==> flow/design.v <==
module SQRT(
	CLK, RST,
	DATA_IN,
	DATA_OUT
);
input			CLK, RST;
input [15:0]	DATA_IN;
output [15:0]	DATA_OUT;
wire			SEL_REG_0;
wire [1:0]		SEL_REG_1;
wire [1:0]		SEL_REG_2;
wire [1:0]		SEL_REG_3;
wire [1:0]		SEL_ADD_0;
wire [1:0]		SEL_ADD_1;
wire			CTRL;
DATAPATH DATAPATH(
	CLK, RST,
	DATA_IN,
	SEL_REG_0,
	SEL_REG_1,
	SEL_REG_2,
	SEL_REG_3,
	SEL_ADD_0,
	SEL_ADD_1,
	CTRL,
	DATA_OUT
);
CONTROLLER CONTROLLER(
	CLK, RST,
	CTRL,
	SEL_REG_0,
	SEL_REG_1,
	SEL_REG_2,
	SEL_REG_3,
	SEL_ADD_0,
	SEL_ADD_1
);
endmodule
module DATAPATH(
	CLK, RST,  
	DATA_IN,   
	IN_SEL_REG_0,   
	IN_SEL_REG_1,   
	IN_SEL_REG_2,   
	IN_SEL_REG_3,   
	IN_SEL_ADD_0,  
	IN_SEL_ADD_1,  
	CTRL,  
	DATA_OUT   
);
input			CLK, RST;
input [15:0]	DATA_IN;
input			IN_SEL_REG_0;
input [1:0]		IN_SEL_REG_1;
input [1:0]		IN_SEL_REG_2;
input [1:0]		IN_SEL_REG_3;
input [1:0]		IN_SEL_ADD_0;
input [1:0]		IN_SEL_ADD_1;
output			CTRL;
output [15:0]	DATA_OUT;
reg [15:0]		REG_0, REG_1, REG_2, REG_3;
wire [15:0]		DATA_IN_MUL_0, DATA_IN_MUL_1, DATA_OUT_MUL;
wire [15:0]		DATA_IN_DIV_0, DATA_IN_DIV_1, DATA_OUT_DIV;
wire [15:0]		DATA_IN_ADD_0, DATA_IN_ADD_1, DATA_OUT_ADD;
wire [15:0]		DATA_IN_CMP_0, DATA_IN_CMP_1;
wire [15:0]		DATA_IN_SHIFT, DATA_OUT_SHIFT;
always @(posedge CLK or posedge RST)
begin
	if(RST) begin
		REG_0 <= 16'd0;
		REG_1 <= 16'd0;
		REG_2 <= 16'd0;
		REG_3 <= 16'd0;
	end else begin
		REG_0 <= MUX_2_TO_1(DATA_IN, REG_0, IN_SEL_REG_0);
		REG_1 <= MUX_4_TO_1(REG_1, DATA_OUT_ADD, DATA_OUT_DIV, DATA_OUT_SHIFT, IN_SEL_REG_1);
		REG_2 <= MUX_3_TO_1(REG_1, DATA_OUT_MUL, DATA_OUT_ADD, IN_SEL_REG_2);
		REG_3 <= MUX_3_TO_1(16'b0000000000000000, REG_3, DATA_OUT_ADD, IN_SEL_REG_3);
	end
end
assign DATA_IN_MUL_0 = 16'b0000000011100011;  
assign DATA_IN_MUL_1 = REG_0;
assign DATA_IN_DIV_0 = REG_0;
assign DATA_IN_DIV_1 = REG_1;
assign DATA_IN_ADD_0 = MUX_3_TO_1(16'b0000000000111000, 16'b0000000100000000, REG_2, IN_SEL_ADD_0);  
assign DATA_IN_ADD_1 = MUX_3_TO_1(REG_1, REG_2, REG_3, IN_SEL_ADD_1);
assign DATA_IN_CMP_0 = REG_3;
assign DATA_IN_CMP_1 = 16'b0000010100000000;  
assign DATA_IN_SHIFT = REG_2;
function [15:0] MUX_2_TO_1;
input [15:0]    IN_0;
input [15:0]    IN_1;
input           IN_SEL;
reg [15:0]      ANSWER;
begin
	if(IN_SEL==0)
		ANSWER = IN_0;
	else if(IN_SEL==1)
		ANSWER = IN_1;
	else
		ANSWER = 16'bxxxxxxxxxxxxxxxx;
	MUX_2_TO_1 = ANSWER;
end
endfunction
function [15:0] MUX_3_TO_1;
input [15:0]    IN_0;
input [15:0]    IN_1;
input [15:0]    IN_2;
input [1:0]     IN_SEL;
reg [15:0]      ANSWER;
begin
	if(IN_SEL==0)
		ANSWER = IN_0;
	else if(IN_SEL==1)
		ANSWER = IN_1;
	else if(IN_SEL==2)
		ANSWER = IN_2;
	else
		ANSWER = 16'bxxxxxxxxxxxxxxxx;
	MUX_3_TO_1 = ANSWER;
end
endfunction
function [15:0] MUX_4_TO_1;
input [15:0]    IN_0;
input [15:0]    IN_1;
input [15:0]    IN_2;
input [15:0]    IN_3;
input [1:0]     IN_SEL;
reg [15:0]      ANSWER;
begin
	if(IN_SEL==0)
		ANSWER = IN_0;
	else if(IN_SEL==1)
		ANSWER = IN_1;
	else if(IN_SEL==2)
		ANSWER = IN_2;
	else if(IN_SEL==3)
		ANSWER = IN_3;
	else
		ANSWER = 16'bxxxxxxxxxxxxxxxx;
	MUX_4_TO_1 = ANSWER;
end
endfunction
ADDER ADDER(DATA_IN_ADD_0, DATA_IN_ADD_1, DATA_OUT_ADD);
MULTIPLIER MULTIPLIER(DATA_IN_MUL_0, DATA_IN_MUL_1, DATA_OUT_MUL);
DIVIDER DIVIDER(DATA_IN_DIV_0, DATA_IN_DIV_1, DATA_OUT_DIV);
COMPARATOR COMPARATOR(DATA_IN_CMP_0, DATA_IN_CMP_1, CTRL);
SHIFTER SHIFTER(DATA_IN_SHIFT, DATA_OUT_SHIFT);
assign DATA_OUT = REG_1;
endmodule
module ADDER(A, B, Y);
	input [15:0] A;
	input [15:0] B;
	output [15:0] Y;
	assign Y = A + B;
endmodule
module MULTIPLIER(A, B, Y);
	input [15:0] A;
	input [15:0] B;
	output [15:0] Y;
	assign Y = {4'b0000, A[15:4]} * {4'b0000, B[15:4]};
endmodule
module DIVIDER(A, B, Y);
	input [15:0] A;
	input [15:0] B;
	wire [23:0] T1, T2;
	output [15:0] Y;
	assign Y = A / {8'b00000000, B[15:8]};
endmodule
module COMPARATOR(A, B, Y);
	input [15:0] A;
	input [15:0] B;
	output Y;
	assign Y = A < B;
endmodule
module SHIFTER(A, Y);
	input [15:0] A;
	output [15:0] Y;
	assign Y = {1'b0, A[15:1]};
endmodule
module CONTROLLER(
	CLK, RST,
	CTRL,
	OUT_SEL_REG_0,
	OUT_SEL_REG_1,
	OUT_SEL_REG_2,
	OUT_SEL_REG_3,
	OUT_SEL_ADD_0,
	OUT_SEL_ADD_1
);
input			CLK, RST;
input			CTRL;
output			OUT_SEL_REG_0;
output [1:0]	OUT_SEL_REG_1;
output [1:0]	OUT_SEL_REG_2;
output [1:0]	OUT_SEL_REG_3;
output [1:0]	OUT_SEL_ADD_0;
output [1:0]	OUT_SEL_ADD_1;
reg		S0, S1, S2, S3, S4, S5, S6;
always @( posedge CLK or posedge RST ) begin
	if( RST )
		{S0, S1, S2, S3, S4, S5, S6} <= 7'b1000000;
	else begin
		if(S0) begin
			S0 <= 1'b0; S1 <= 1'b1;
		end else if(S1) begin
			S1 <= 1'b0; S2 <= 1'b1;
		end else if(S2) begin
			S2 <= 1'b0; S3 <= 1'b1;
		end else if(S3) begin
			S3 <= 1'b0; S4 <= 1'b1;
		end else if(S4) begin
			S4 <= 1'b0; S5 <= 1'b1;
		end else if(S5) begin
			S5 <= 1'b0;
			if(CTRL)
				S3 <= 1'b1;
			else
				S6 <= 1'b1;
		end else if(S6)
			S6 <= 1'b1;
		else begin
			{S0, S1, S2, S3, S4, S5, S6} <= 7'b1000000;
		end
	end
end
assign OUT_SEL_REG_0 = GET_SEL_REG_0(S0, S1, S2, S3, S4, S5, S6);
assign OUT_SEL_REG_1 = GET_SEL_REG_1(S0, S1, S2, S3, S4, S5, S6);
assign OUT_SEL_REG_2 = GET_SEL_REG_2(S0, S1, S2, S3, S4, S5, S6);
assign OUT_SEL_REG_3 = GET_SEL_REG_3(S0, S1, S2, S3, S4, S5, S6);
assign OUT_SEL_ADD_0 = GET_SEL_ADD_0(S0, S1, S2, S3, S4, S5, S6);
assign OUT_SEL_ADD_1 = GET_SEL_ADD_1(S0, S1, S2, S3, S4, S5, S6);
function GET_SEL_REG_0;
	input	S0, S1, S2, S3, S4, S5, S6;
	reg		ANSWER;
	begin
		if(S0)
			ANSWER = 1'b0;
		else if(S1)
			ANSWER = 1'b1;
		else if(S2)
			ANSWER = 1'b1;
		else if(S3)
			ANSWER = 1'b1;
		else if(S4)
			ANSWER = 1'b1;
		else if(S5)
			ANSWER = 1'b1;
		else if(S6)
			ANSWER = 1'bx;
		else
			ANSWER = 1'bx;
		GET_SEL_REG_0 = ANSWER;
	end
endfunction
function [1:0] GET_SEL_REG_1;
	input		S0, S1, S2, S3, S4, S5, S6;
	reg [1:0]	ANSWER;
	begin
		if(S0)
			ANSWER = 2'bxx;
		else if(S1)
			ANSWER = 2'bxx;
		else if(S2)
			ANSWER = 2'b01;
		else if(S3)
			ANSWER = 2'b10;
		else if(S4)
			ANSWER = 2'bxx;
		else if(S5)
			ANSWER = 2'b11;
		else if(S6)
			ANSWER = 2'b00;
		else
			ANSWER = 2'bxx;
		GET_SEL_REG_1 = ANSWER;
	end
endfunction
function [1:0] GET_SEL_REG_2;
	input		S0, S1, S2, S3, S4, S5, S6;
	reg [1:0]	ANSWER;
	begin
		if(S0)
			ANSWER = 2'bxx;
		else if(S1)
			ANSWER = 2'b01;
		else if(S2)
			ANSWER = 2'bxx;
		else if(S3)
			ANSWER = 2'b00;
		else if(S4)
			ANSWER = 2'b10;
		else if(S5)
			ANSWER = 2'bxx;
		else if(S6)
			ANSWER = 2'bxx;
		else
			ANSWER = 2'bxx;
		GET_SEL_REG_2 = ANSWER;
	end
endfunction
function [1:0] GET_SEL_REG_3;
	input		S0, S1, S2, S3, S4, S5, S6;
	reg [1:0]	ANSWER;
	begin
		if(S0)
			ANSWER = 2'bxx;
		else if(S1)
			ANSWER = 2'bxx;
		else if(S2)
			ANSWER = 2'b00;
		else if(S3)
			ANSWER = 2'b10;
		else if(S4)
			ANSWER = 2'b01;
		else if(S5)
			ANSWER = 2'b01;
		else if(S6)
			ANSWER = 2'bxx;
		else
			ANSWER = 2'bxx;
		GET_SEL_REG_3 = ANSWER;
	end
endfunction
function [1:0] GET_SEL_ADD_0;
	input		S0, S1, S2, S3, S4, S5, S6;
	reg [1:0]	ANSWER;
	begin
		if(S0)
			ANSWER = 2'bxx;
		else if(S1)
			ANSWER = 2'bxx;
		else if(S2)
			ANSWER = 2'b00;
		else if(S3)
			ANSWER = 2'b01;
		else if(S4)
			ANSWER = 2'b10;
		else if(S5)
			ANSWER = 2'bxx;
		else if(S6)
			ANSWER = 2'bxx;
		else
			ANSWER = 2'bxx;
		GET_SEL_ADD_0 = ANSWER;
	end
endfunction
function [1:0] GET_SEL_ADD_1;
	input		S0, S1, S2, S3, S4, S5, S6;
	reg [1:0]	ANSWER;
	begin
		if(S0)
			ANSWER = 2'bxx;
		else if(S1)
			ANSWER = 2'bxx;
		else if(S2)
			ANSWER = 2'b01;
		else if(S3)
			ANSWER = 2'b10;
		else if(S4)
			ANSWER = 2'b00;
		else if(S5)
			ANSWER = 2'bxx;
		else if(S6)
			ANSWER = 2'bxx;
		else
			ANSWER = 2'bxx;
		GET_SEL_ADD_1 = ANSWER;
	end
endfunction
endmodule
From RTL to reports: SQRT:

The steps from the RTL of SQRT to its reports follow in flow order.
Lines are those of the file above, counted from 1.
The mark - stands for no value.

* top: SQRT
* clock input: CLK
* standard-cell library: sky130hd
* library corner: tt_025C_1v80

Elaborated design:

Counts by Yosys on the flattened word-level netlist (proc, flatten, opt, wreduce; memories kept). Register bits leave out memories and registers merged into their read ports (data or address). Print and check cells are left out. Cells with the same type and inputs are merged into one.

* bits of input ports: 18
* register bits after elaboration: 71

* multiply operators: 1
* reduce/logical cells: 9
* $lt $le $gt $ge: 1
* $add $sub $neg: 1
* equal/unequal tests: 13
* div/mod/pow operators: 1
* mux-type cells: 68
* bitwise operators: 5

Operators by type and width (number)
* 2-to-1 mux 16 bit: 16
* divider 16 x 8 -> 16 bit: 1
* 2-to-1 mux 2 bit: 27
* multiplier 3 x 12 -> 15 bit with constant A: 1
* 2-to-1 mux 1 bit: 25
* < comparator 16 x 11 -> 1 bit with constant B: 1
* adder 16 bit: 1
* equality test 2 bit with constant B: 6
* equality test 2 x 1 -> 1 bit with constant B: 5
* zero test 2 bit: 5
* AND reduction 6 bit: 1
* NOT 1 bit: 5
* AND reduction 4 bit: 1
* AND reduction 3 bit: 1
* inequality test 2 x 1 -> 1 bit with constant B: 1
* inequality test 2 bit with constant B: 1
* AND reduction 2 bit: 1

Logic depth:

Yosys ltp: most cells in a row. Word level: on the elaborated netlist, between registers, memories and ports. Mapped: between sequential cells and ports; inverters and the memories' decode and read muxes count.

* depth after elaboration: 13
* ABC_AREA: 0
* depth in mapped cells: 159
* gate-level depth less buffers: 146

Mapped cells and area:

The flow's flattened synthesis, as Yosys stat reports it; memories are mapped. The netlist is that of the ABC_AREA named above (0 if unset); the other value can give another one.
The area totals of this step are shown rounded.

Cells by type (number)
* sky130_fd_sc_hd__ha_1: 147
* sky130_fd_sc_hd__dfrtp_1: 70
* sky130_fd_sc_hd__mux2i_1: 55
* sky130_fd_sc_hd__a21oi_1: 99
* sky130_fd_sc_hd__o21ai_0: 94
* sky130_fd_sc_hd__nor2_1: 123
* sky130_fd_sc_hd__nand2_1: 120
* sky130_fd_sc_hd__xnor2_1: 46
* sky130_fd_sc_hd__o21a_1: 47
* sky130_fd_sc_hd__mux2_2: 28
* sky130_fd_sc_hd__nor3_1: 59
* sky130_fd_sc_hd__fa_1: 13
* sky130_fd_sc_hd__inv_1: 66
* sky130_fd_sc_hd__a21o_1: 27
* sky130_fd_sc_hd__xor2_1: 18
* sky130_fd_sc_hd__o31ai_1: 20
* sky130_fd_sc_hd__nand2b_1: 23
* sky130_fd_sc_hd__clkbuf_1: 35

Other cell types: 66; their cells: 258.

* standard cells after synthesis: 1348
* chip area (Yosys): 10710 um^2
* flip-flop cells: 71
* buffers: 49

The figures by module come from a second, unflattened synthesis with its own total; it is not the netlist above.

* cells (unflattened synthesis): 1684
* area total of the unflattened synthesis: 13950 um^2

Rows give one instance, submodules left out.

By module
* DIVIDER: times used 1, seq. area 0.0 um^2, area 5679 um^2, cells 785
* MULTIPLIER: times used 1, seq. area 0.0 um^2, area 3328 um^2, cells 406
* DATAPATH: times used 1, seq. area 1602 um^2, area 3243 um^2, cells 285
* ADDER: times used 1, seq. area 0.0 um^2, area 853.3 um^2, cells 107
* COMPARATOR: times used 1, seq. area 0.0 um^2, area 375.4 um^2, cells 52
* CONTROLLER: times used 1, seq. area 176.4 um^2, area 350.3 um^2, cells 32
* SHIFTER: times used 1, seq. area 0.0 um^2, area 123.9 um^2, cells 17
* SQRT: times used 1, seq. area 0.0 um^2, area 0.0 um^2, cells 0

Timing after synthesis:

Path of least setup slack by OpenSTA after synthesis, without wires, with an ideal clock, recovery checks aside; 20% of the period is set as input and as output delay. Where synthesis merged equal registers, the netlist keeps one of their names.

* kind: reg2reg
* start point: register DATAPATH.REG_1[8]
* end point: register DATAPATH.REG_1[0]
* driving pins on the path: 150
* path delay: 31.932 ns
* time at the first pin: 0.000 ns
* period: 46.7 ns
* slack: 14.768 ns
* arrival time: 31.801 ns
* required time: 46.569 ns
* period reached after synthesis: 31.932 ns

"path delay" is the arrival time less input delay plus setup time.
"driving pins on the path" counts driving pins, that of a launching flip-flop among them; a cell with two outputs on the path counts twice.
"period reached after synthesis" is the clock period less the worst setup slack; recovery checks do not enter. This is arithmetic on one report: input and output delays are still those of the set period (20% each).
The rows between start and end are the longest chain of elaborated cells between them; the timing report does not say that the signal goes this way. Where chains are equally long, one stands for them.
Each line given opens the expression or statement behind the cell; cells for indexed reads and writes are added by Yosys, which also makes memories of some case tables.

* cells stage by stage: sky130_fd_sc_hd__dfrtp_1 > sky130_fd_sc_hd__inv_1 > sky130_fd_sc_hd__ha_1 > sky130_fd_sc_hd__nand4_1 > sky130_fd_sc_hd__o31ai_2 > sky130_fd_sc_hd__a31o_2 > sky130_fd_sc_hd__and2_1 > sky130_fd_sc_hd__clkbuf_1 > sky130_fd_sc_hd__nand3_1 > sky130_fd_sc_hd__xnor2_1 > sky130_fd_sc_hd__inv_1 > sky130_fd_sc_hd__ha_1 > sky130_fd_sc_hd__o21ai_0 > sky130_fd_sc_hd__a2111oi_2 > sky130_fd_sc_hd__mux2_2 > sky130_fd_sc_hd__ha_1 > sky130_fd_sc_hd__o211ai_1 > sky130_fd_sc_hd__a211o_1 > [114 not listed] > sky130_fd_sc_hd__nand2_1 > sky130_fd_sc_hd__buf_2 > sky130_fd_sc_hd__nor2_1 > sky130_fd_sc_hd__a21oi_1 > sky130_fd_sc_hd__ha_1 > sky130_fd_sc_hd__a21o_1 > sky130_fd_sc_hd__a21oi_1 > sky130_fd_sc_hd__nor2b_1 > sky130_fd_sc_hd__o21ai_0 > sky130_fd_sc_hd__nand2b_1 > sky130_fd_sc_hd__a21oi_1 > sky130_fd_sc_hd__nor2b_1 > sky130_fd_sc_hd__o21ai_0 > sky130_fd_sc_hd__o2111ai_1 > sky130_fd_sc_hd__a2111oi_0 > sky130_fd_sc_hd__o21ai_0 > sky130_fd_sc_hd__a311oi_1 > sky130_fd_sc_hd__a31oi_1
* length of the longest elaborated chain: 3
* elaborated cells on any way between the ends: 3
* source lines of those cells: 3
* classes of those cells: div (1); mux (2)

RTL lines, path after synthesis
* from (decl): RTL line 61 `reg [15:0] REG_0, REG_1, REG_2, REG_3;`
* from (assign): RTL line 71 `REG_1 <= 16'd0;`
* from (assign): RTL line 76 `REG_1 <= MUX_4_TO_1(REG_1, DATA_OUT_ADD, DATA_OUT_DIV, DATA_OUT_SHIFT, IN_SEL_REG_1);`
* divider 16 x 8 -> 16 bit: RTL line 168 `assign Y = A / {8'b00000000, B[15:8]};`
* 2-to-1 mux 16 bit: RTL line 135 `else if(IN_SEL==2)`
* 2-to-1 mux 16 bit: RTL line 133 `else if(IN_SEL==1)`
* to (assign): RTL line 71
* to (assign): RTL line 76
* to (decl): RTL line 61

Worst path after layout:

From the final timing report of run A: the path of least setup slack in the routed layout; clock arrival at registers is part of the times.

* kind: reg2reg
* start point: register DATAPATH.REG_0[1]
* end point: register DATAPATH.REG_1[0]
* driving pins on the path: 140
* period: 35.3 ns
* arrival time: 29.29 ns
* slack: 6.23 ns
* required time: 35.51 ns
* time at the first pin: 0.34 ns

The rows between start and end are the longest chain of elaborated cells between them; the timing report does not say that the signal goes this way. Where chains are equally long, one stands for them.

* cells stage by stage: sky130_fd_sc_hd__dfrtp_2 > sky130_fd_sc_hd__or4_4 > sky130_fd_sc_hd__o31ai_4 > sky130_fd_sc_hd__a31o_4 > sky130_fd_sc_hd__and2_4 > sky130_fd_sc_hd__nand3_1 > sky130_fd_sc_hd__xnor2_2 > sky130_fd_sc_hd__inv_1 > sky130_fd_sc_hd__ha_4 > sky130_fd_sc_hd__o21ai_1 > sky130_fd_sc_hd__a2111oi_4 > sky130_fd_sc_hd__mux2_4 > sky130_fd_sc_hd__ha_1 > sky130_fd_sc_hd__o211ai_1 > sky130_fd_sc_hd__a211o_2 > sky130_fd_sc_hd__mux2i_1 > sky130_fd_sc_hd__ha_1 > sky130_fd_sc_hd__o21ai_1 > [104 not listed] > sky130_fd_sc_hd__a21oi_2 > sky130_fd_sc_hd__inv_1 > sky130_fd_sc_hd__a2111oi_4 > sky130_fd_sc_hd__nand2_2 > sky130_fd_sc_hd__buf_4 > sky130_fd_sc_hd__mux2_2 > sky130_fd_sc_hd__ha_1 > sky130_fd_sc_hd__nor2b_1 > sky130_fd_sc_hd__o21ai_1 > sky130_fd_sc_hd__nand2b_1 > sky130_fd_sc_hd__a21oi_1 > sky130_fd_sc_hd__nor2b_1 > sky130_fd_sc_hd__o21ai_1 > sky130_fd_sc_hd__o2111ai_1 > sky130_fd_sc_hd__a2111oi_2 > sky130_fd_sc_hd__o21ai_1 > sky130_fd_sc_hd__a311oi_1 > sky130_fd_sc_hd__a31oi_1
* length of the longest elaborated chain: 3
* elaborated cells on any way between the ends: 3
* source lines of those cells: 3
* classes of those cells: div (1); mux (2)

RTL lines, path after layout
* from (decl): RTL line 61 `reg [15:0] REG_0, REG_1, REG_2, REG_3;`
* from (assign): RTL line 70 `REG_0 <= 16'd0;`
* from (assign): RTL line 75 `REG_0 <= MUX_2_TO_1(DATA_IN, REG_0, IN_SEL_REG_0);`
* divider 16 x 8 -> 16 bit: RTL line 168 `assign Y = A / {8'b00000000, B[15:8]};`
* 2-to-1 mux 16 bit: RTL line 135 `else if(IN_SEL==2)`
* 2-to-1 mux 16 bit: RTL line 133 `else if(IN_SEL==1)`
* to (assign): RTL line 71 `REG_1 <= 16'd0;`
* to (assign): RTL line 76 `REG_1 <= MUX_4_TO_1(REG_1, DATA_OUT_ADD, DATA_OUT_DIV, DATA_OUT_SHIFT, IN_SEL_REG_1);`
* to (decl): RTL line 61

Memo
Re: implementation data of SQRT

Measured data: module SQRT, platform sky130hd, 2 stored runs of the flow under differing settings, order arbitrary. Input and output delays are each 20% of the period that was set; the output load is 0.01 pF.
"period reached" = clock period - worst setup slack. The figure is calculated, with input and output delays left at 20% of the set period.
By "time on the worst setup path" is meant the share of the clock period that the worst setup path is allowed (20% is reserved at inputs, 20% at outputs), minus its slack. Clock arrival times at its registers enter into it.
Values from the reports are rounded here.

### Run A

==> flow/run.sh <==
#!/bin/bash
# the make line also repeats the synthesis and layout settings of config.mk as NAME=value (left out here)
make -C /OpenROAD-flow-scripts/flow DESIGN_CONFIG=/design/flow/config.mk WORK_HOME=/design/flow/orfs CLKGATE_MAP_FILE= finish
==> flow/config.mk <==
export PLATFORM = sky130hd
export DESIGN_NAME = SQRT
export DESIGN_NICKNAME = SQRT
export VERILOG_FILES = /design/flow/design.v
export SDC_FILE = /design/flow/constraint.sdc
export NUM_CORES = 4
export LEC_CHECK = 0
export CAP_MARGIN = 20
export CORE_MARGIN = 2
export CORE_UTILIZATION = 40
export SETUP_SLACK_MARGIN = 5.0
export SLEW_MARGIN = 20
==> flow/constraint.sdc <==
create_clock -name core_clock -period 35.3 [get_ports {CLK}]
set_input_delay 7.0600 -clock core_clock [delete_from_list [all_inputs] [get_ports {CLK}]]
set_output_delay 7.0600 -clock core_clock [all_outputs]
set_load 0.01 [all_outputs]

Results of run A:
- Die outline area: 28,090 um^2
- Setup slack of the worst path: 6.227 ns
- Period reached: 29.073 ns
- Time on the worst setup path: 29.07 ns
- Worst setup path kind: reg2reg
- Post-route worst hold slack: 0.406 ns
- Standard-cell area after layout: 12,850 um^2
- Netlist area reported by Yosys: 10,710 um^2
- Utilization in the final report: 49.0 %
- Summed negative setup slack: 0.000 ns

### Run B

==> flow/run.sh <==
#!/bin/bash
# the make line also repeats the synthesis and layout settings of config.mk as NAME=value (left out here)
make -C /OpenROAD-flow-scripts/flow DESIGN_CONFIG=/design/flow/config.mk WORK_HOME=/design/flow/orfs CLKGATE_MAP_FILE= finish
==> flow/config.mk <==
export PLATFORM = sky130hd
export DESIGN_NAME = SQRT
export DESIGN_NICKNAME = SQRT
export VERILOG_FILES = /design/flow/design.v
export SDC_FILE = /design/flow/constraint.sdc
export NUM_CORES = 4
export LEC_CHECK = 0
export CAP_MARGIN = 20
export CELL_PAD_IN_SITES_GLOBAL_PLACEMENT = 1
export CORE_ASPECT_RATIO = 1.47
export CORE_MARGIN = 2
export CORE_UTILIZATION = 30
export CTS_CLUSTER_DIAMETER = 81
export GPL_TIMING_DRIVEN = 1
export MAX_ROUTING_LAYER = met5
export PLACE_DENSITY_LB_ADDON = 0.29
export SLEW_MARGIN = 20
==> flow/constraint.sdc <==
create_clock -name core_clock -period 43.4 [get_ports {CLK}]
set_input_delay 8.6800 -clock core_clock [delete_from_list [all_inputs] [get_ports {CLK}]]
set_output_delay 8.6800 -clock core_clock [all_outputs]
set_load 0.01 [all_outputs]

Results of run B:
- Die outline area: 37,240 um^2
- Setup slack of the worst path: 6.734 ns
- Period reached: 36.666 ns
- Time on the worst setup path: 36.67 ns
- Worst setup path kind: reg2reg
- Post-route worst hold slack: 0.437 ns
- Standard-cell area after layout: 11,810 um^2
- Netlist area reported by Yosys: 10,710 um^2
- Utilization in the final report: 33.6 %
- Summed negative setup slack: 0.000 ns
